==> flow/design.v <==
module latency_counter #(
    parameter WIDTH = 16    
)(
    input  wire clk,
    input  wire reset,
    input  wire start,      
    input  wire done,       
    output reg  [WIDTH-1:0] latency,
    output reg              running
);
    always @(posedge clk ) begin
        if (reset) begin
            latency <= 0;
            running <= 0;
        end
        else begin
            if (start && !running) begin
                latency <= 0;
                running <= 1;
            end
            else if (running) begin
                latency <= latency + 1;
                if (done)
                    running <= 0;
            end
        end
    end
endmodule
# From RTL to reports: latency_counter
# The steps from the RTL of latency_counter to its reports follow in flow order.
# Lines are those of the file above, counted from 1.
# Operators: Yosys type, input widths -> output width; for muxes data width and select width s.
# Cell names lack the library's common part.
# A cell with n/a has no value.
# inputs
design	latency_counter
clk_port	clk
lib	sky130hd
lib_corner	tt_025C_1v80

# Word level
# Source: Yosys, flattened and elaborated, memories not mapped. Widths are those after wreduce. Registers that Yosys merges into a memory's read port (data or address) are not register bits. Print and check cells do not count. Equal cells are merged and count once.
# bits
inputBits	4
regBits	17
out_inout_bits	17
# classes
addsub	1
n_reduce_logical	3
muxes	3
# ops
op	count
$add 16x1->16 const B	1
$mux 1	3
$reduce_or 2->1	1
$logic_and 1x1->1	1
$logic_not 1->1	1

# Longest topological paths
# Yosys ltp: most cells in a row. Word level: on the elaborated netlist, between registers, memories and ports. Mapped: between sequential cells and ports; inverters and the memories' decode and read muxes count.
# logic_depth
depth_word	3
abc_area	0
depth_mapped	5

# After synthesis
# Source: synth_stat.txt of the flow (Yosys; design flattened, memories mapped). It holds for the ABC_AREA given above (unset counts as 0); a run with the other value may have another netlist.
# Totals and module areas in this step are rounded.
# mapped
buffers	4
cells	85
mapped_area_um2	770
flip_flops	17
# types
type	count
dfxtp_1	17
nor2_1	12
nand4_1	7
xnor2_1	5
xor2_1	5
a21oi_1	5
and4_2	2
nand2_1	5
or3_1	3
and4_1	2
nand3_4	1
o21ai_0	3
o31ai_1	2
or4_1	2
ha_1	1
buf_6	1
inv_1	3
mux2i_1	1
# Not listed: further types 8, cells in them 8.

# Timing after synthesis
# Path of least setup slack by OpenSTA after synthesis, without wires, with an ideal clock, recovery checks aside; 20% of the period is set as input and as output delay. Where synthesis merged equal registers, the netlist keeps one of their names.
# synth_path
kind	register to register
start	register latency[3]
end	register latency[13]
delay_ns	1.431
arrival_time_ns	1.361
setup_slack_ns	0.019
clock_period_ns	1.45
required_time_ns	1.380
path_stages	6
t_first_pin_ns	0.000
synth_period_reached_ns	1.431
# "delay_ns" is the arrival time less input delay plus setup time.
# "path_stages": output pins that drive a net of the path, with the launching flip-flop's if there is one; two outputs of one cell count as two.
# "synth_period_reached_ns" is the clock period less the worst setup slack; recovery checks do not enter. This is arithmetic on one report: input and output delays are still those of the set period (20% each).
# Between the ends stands the longest chain of elaborated cells between them, by number of cells; it is not shown to be the way that was timed. Of several equally long chains one is given.
# A line is the first line of the expression or statement that the cell stems from. Yosys adds cells for indexed reads and writes and turns some case tables into memories.
# At most two assigning lines are given for a register; there are more.
# synth_between
path_cell_list	dfxtp_1 > and4_1 > buf_6 > nand3_4 > or4_1 > a21oi_1
elab_chain_cells	1
cone_cells	1
cone_classes	add/sub: 1
# synth_lines
element	line	source
from (decl)	8	output reg  [WIDTH-1:0] latency,
from (assign)	13	latency <= 0;
from (assign)	22	latency <= latency + 1;
$add 16x1->16	22
to (assign)	18	latency <= 0;
to (assign)	22
to (decl)	8

# Path in the finished layout
# From the final timing report of run 1: the path of least setup slack in the routed layout; clock arrival at registers is part of the times.
# layout_path
kind	register to register
start	register latency[7]
end	register latency[11]
required_time_ns	1.53
t_first_pin_ns	0.28
clock_period_ns	1.31
arrival_time_ns	1.53
setup_slack_ns	0.00
path_stages	5
# Between the ends stands the longest chain of elaborated cells between them, by number of cells; it is not shown to be the way that was timed. Of several equally long chains one is given.
# At most two assigning lines are given for a register; there are more.
# layout_between
path_cell_list	dfxtp_4 > and4_4 > nand2_1 > or4_1 > a21oi_1
elab_chain_cells	1
cone_cells	1
cone_classes	add/sub: 1
# layout_lines
element	line	source
from (decl)	8	output reg  [WIDTH-1:0] latency,
from (assign)	13	latency <= 0;
from (assign)	22	latency <= latency + 1;
$add 16x1->16	22
to (assign)	18	latency <= 0;
to (assign)	22
to (decl)	8

Measured data: module latency_counter, platform sky130hd, 2 stored runs of the flow under differing settings, order arbitrary. Input and output delays are each 20% of the period that was set; the output load is 0.01 pF.
"worst_setup_path_time_ns" is the time allowed to the run's worst setup path (the clock period less input and output delay, where it has them) less its slack. Clock arrival times count: a late capture clock shortens it, a late launch clock lengthens it.
"total_power_w" rests on the timing tool's default activity at the inputs, not on a simulated workload.
Measured values are rounded.

Run 1, flow files:
==> flow/run.sh <==
#!/bin/bash
# the make line also repeats the synthesis and layout settings of config.mk as NAME=value (left out here)
make -C /OpenROAD-flow-scripts/flow DESIGN_CONFIG=/design/flow/config.mk WORK_HOME=/design/flow/orfs CLKGATE_MAP_FILE= finish
==> flow/config.mk <==
export PLATFORM = sky130hd
export DESIGN_NAME = latency_counter
export DESIGN_NICKNAME = latency_counter
export VERILOG_FILES = /design/flow/design.v
export SDC_FILE = /design/flow/constraint.sdc
export NUM_CORES = 4
export LEC_CHECK = 0
export CAP_MARGIN = 20
export CORE_MARGIN = 5
export CORE_UTILIZATION = 49
export CTS_CLUSTER_DIAMETER = 290
export MIN_ROUTING_LAYER = met1
export PLACE_DENSITY_LB_ADDON = 0.1
export SLEW_MARGIN = 20
==> flow/constraint.sdc <==
create_clock -name core_clock -period 1.31 [get_ports {clk}]
set_input_delay 0.2620 -clock core_clock [delete_from_list [all_inputs] [get_ports {clk}]]
set_output_delay 0.2620 -clock core_clock [all_outputs]
set_load 0.01 [all_outputs]

==> results of run 1, as CSV <==
result,value
setupTns_ns,-0.001
total_power_w,0.00087
hold_ws_ns,0.50
die_area_um2,2500
yosys_chip_area_um2,770
finalUtil_pct,78
worst_setup_path_time_ns,1.31
worst_path_kind,"register to register"
timing.setup.ws_ns,-0.001

Run 2, flow files:
==> flow/run.sh <==
#!/bin/bash
# the make line also repeats the synthesis and layout settings of config.mk as NAME=value (left out here)
make -C /OpenROAD-flow-scripts/flow DESIGN_CONFIG=/design/flow/config.mk WORK_HOME=/design/flow/orfs CLKGATE_MAP_FILE= finish
==> flow/config.mk <==
export PLATFORM = sky130hd
export DESIGN_NAME = latency_counter
export DESIGN_NICKNAME = latency_counter
export VERILOG_FILES = /design/flow/design.v
export SDC_FILE = /design/flow/constraint.sdc
export NUM_CORES = 4
export LEC_CHECK = 0
export CAP_MARGIN = 20
export CORE_MARGIN = 2
export CORE_UTILIZATION = 40
export SLEW_MARGIN = 20
==> flow/constraint.sdc <==
create_clock -name core_clock -period 2.43 [get_ports {clk}]
set_input_delay 0.4860 -clock core_clock [delete_from_list [all_inputs] [get_ports {clk}]]
set_output_delay 0.4860 -clock core_clock [all_outputs]
set_load 0.01 [all_outputs]

==> results of run 2, as CSV <==
result,value
setupTns_ns,0.000
total_power_w,0.00046
hold_ws_ns,0.48
die_area_um2,2300
yosys_chip_area_um2,770
finalUtil_pct,57
worst_setup_path_time_ns,1.47
worst_path_kind,"register to output"
timing.setup.ws_ns,0.47
