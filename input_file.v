==> flow/design.v <==
module input_file (
    input  wire clk,
    input  wire reset,
    input  wire [7:0] switches,
    input  wire btn_load_x,
    input  wire btn_load_y,
    input  wire btn_start,       
    input  wire btn_toggle_k,    
    output reg  signed [7:0] x_input,
    output reg  signed [7:0] y_input,
    output reg  start,           
    output reg  K_mode
);
    reg btn_start_d;
    reg btn_toggle_d;
    reg btn_load_x_d;
    reg btn_load_y_d;
    always @(posedge clk) begin
        if (reset) begin
            x_input <= 0;
            y_input <= 0;
            start   <= 0;
            K_mode  <= 0;
            btn_start_d <= 0;
            btn_toggle_d <= 0;
        end
        else begin
            btn_start_d  <= btn_start;
            btn_toggle_d <= btn_toggle_k;
            btn_load_x_d <= btn_load_x;
            btn_load_y_d <= btn_load_y;
            start <= 0;
            if (btn_load_x_d) x_input <= switches;  
            if (btn_load_y_d) y_input <= switches;  
            if (btn_start && !btn_start_d) begin
                start <= 1;
            end
            if (reset) begin
                K_mode <= 0;  
            end else if (!btn_toggle_k &&  btn_toggle_d) begin
                K_mode <= ~K_mode;
            end
        end
    end
endmodule
# Tool chain data of input_file
# The steps from the RTL of input_file to its reports follow in flow order.
# Lines are those of the file above, counted from 1.
# A cell with -- has no value.
[setup] top_module="input_file" clock="clk" lib="sky130hd" lib_corner="tt_025C_1v80"

# Word-level counts
# Counts by Yosys on the flattened word-level netlist (proc, flatten, opt, wreduce; memories kept). Register bits leave out memories and registers merged into their read ports (data or address); mux counts leave out enables and synchronous resets folded into registers. Print and check cells are left out. Cells with the same type and inputs are merged into one.
[bits] regBits=22 inputBits=14 output_inout_bits=18
[op_classes] n_mux=1 logic=1 reduce_logical=4
[op_table] op="logical AND 1 bit" count=2
[op_table] op="logical NOT 1 bit" count=2
[op_table] op="NOT 1 bit" count=1
[op_table] op="2-to-1 mux 1 bit" count=1

# Depth
# Depth = most cells in a row (Yosys ltp): at word level without a register or memory, in the mapped netlist without a sequential cell, where the memories' decode and read muxes count.
[depth] word_depth=3 ABC_AREA=0 mapped_depth=3 ltp_nobuf=2

# Netlist
# Yosys stat after the flow's synthesis: flattened, memories mapped to cells. It holds for the ABC_AREA given above (unset counts as 0); a run with the other value may have another netlist.
# The area totals of this step are shown rounded.
[types] cell="sky130_fd_sc_hd__dfxtp_1" count=20 type_area_um2=400.384
[types] cell="sky130_fd_sc_hd__mux2i_1" count=16 type_area_um2=160.154
[types] cell="sky130_fd_sc_hd__nor2_1" count=17 type_area_um2=63.811
[types] cell="sky130_fd_sc_hd__edfxtp_1" count=2 type_area_um2=60.058
[types] cell="sky130_fd_sc_hd__buf_4" count=3 type_area_um2=22.522
[types] cell="sky130_fd_sc_hd__nor2b_1" count=3 type_area_um2=18.768
[types] cell="sky130_fd_sc_hd__and2b_1" count=2 type_area_um2=15.014
[types] cell="sky130_fd_sc_hd__mux2_2" count=1 type_area_um2=11.261
[types] cell="sky130_fd_sc_hd__buf_2" count=1 type_area_um2=5.005
[types] cell="sky130_fd_sc_hd__inv_1" count=1 type_area_um2=3.754
[synth_totals] stdcells=66 yosys_area_um2=760.7 ffs=22 n_buf=4

# Worst setup path after synthesis
# Path of least setup slack by OpenSTA after synthesis, without wires, with an ideal clock, recovery checks aside; 20% of the period is set as input and as output delay. Where synthesis merged equal registers, the netlist keeps one of their names.
[synth_path] path_kind="in2reg" start="input port reset" end="register btn_load_x_d" tclk_ps=1000 input_delay_ps=200 setup_ps=295 t_first_pin_ps=200 arrival_time_ps=577 required_time_ps=705 setup_slack_ps=129 path_delay_ps=672 stages=3 period_less_setup_slack_ps=871
# "path_delay_ps" = arrival - input delay + setup time.
# "stages": output pins that drive a net of the path, with the launching flip-flop's if there is one; two outputs of one cell count as two.
# "period_less_setup_slack_ps" is the clock period less the worst setup slack; recovery checks do not enter. This is arithmetic on one report: input and output delays are still those of the set period (20% each).
[synth_via] path_cell_list="sky130_fd_sc_hd__buf_4 -> sky130_fd_sc_hd__buf_2 -> sky130_fd_sc_hd__inv_1" elab_chain_len=0
[synth_lines] element="start: declaration" line=3 text="input  wire reset,"
[synth_lines] element="end: assignment" line=30 text="btn_load_x_d <= btn_load_x;"
[synth_lines] element="end: declaration" line=16 text="reg btn_load_x_d;"

# input_file on sky130hd: 2 stored runs with different settings, listed in no order. Input and output delays are each 20% of the period that was set; the output load is 0.01 pF.
run="stored run 1" settings period_ns=0.71 CORE_UTILIZATION=65 SETUP_SLACK_MARGIN=0.17 PLACE_DENSITY_LB_ADDON=0.04 CORE_MARGIN=4 CELL_PAD_IN_SITES_DETAIL_PLACEMENT=1 TNS_END_PERCENT=65 GPL_TIMING_DRIVEN=0 CTS_CLUSTER_SIZE=16 CAP_MARGIN=35 SLEW_MARGIN=0 MAX_ROUTING_LAYER="met5"
run="stored run 1" outcome="unfinished; error FLW-0024 in placement"
run="stored run 2" settings period_ns=1.45 CORE_UTILIZATION=60 PLACE_DENSITY_LB_ADDON=0.2 CORE_ASPECT_RATIO=1.96 CELL_PAD_IN_SITES_GLOBAL_PLACEMENT=1 GPL_TIMING_DRIVEN=1 GPL_ROUTABILITY_DRIVEN=0 CTS_CLUSTER_SIZE=52 CAP_MARGIN=30 MIN_ROUTING_LAYER="met2" CORE_MARGIN=2 SLEW_MARGIN=20
run="stored run 2" outcome="unfinished; error PDN-0185 in floorplanning"
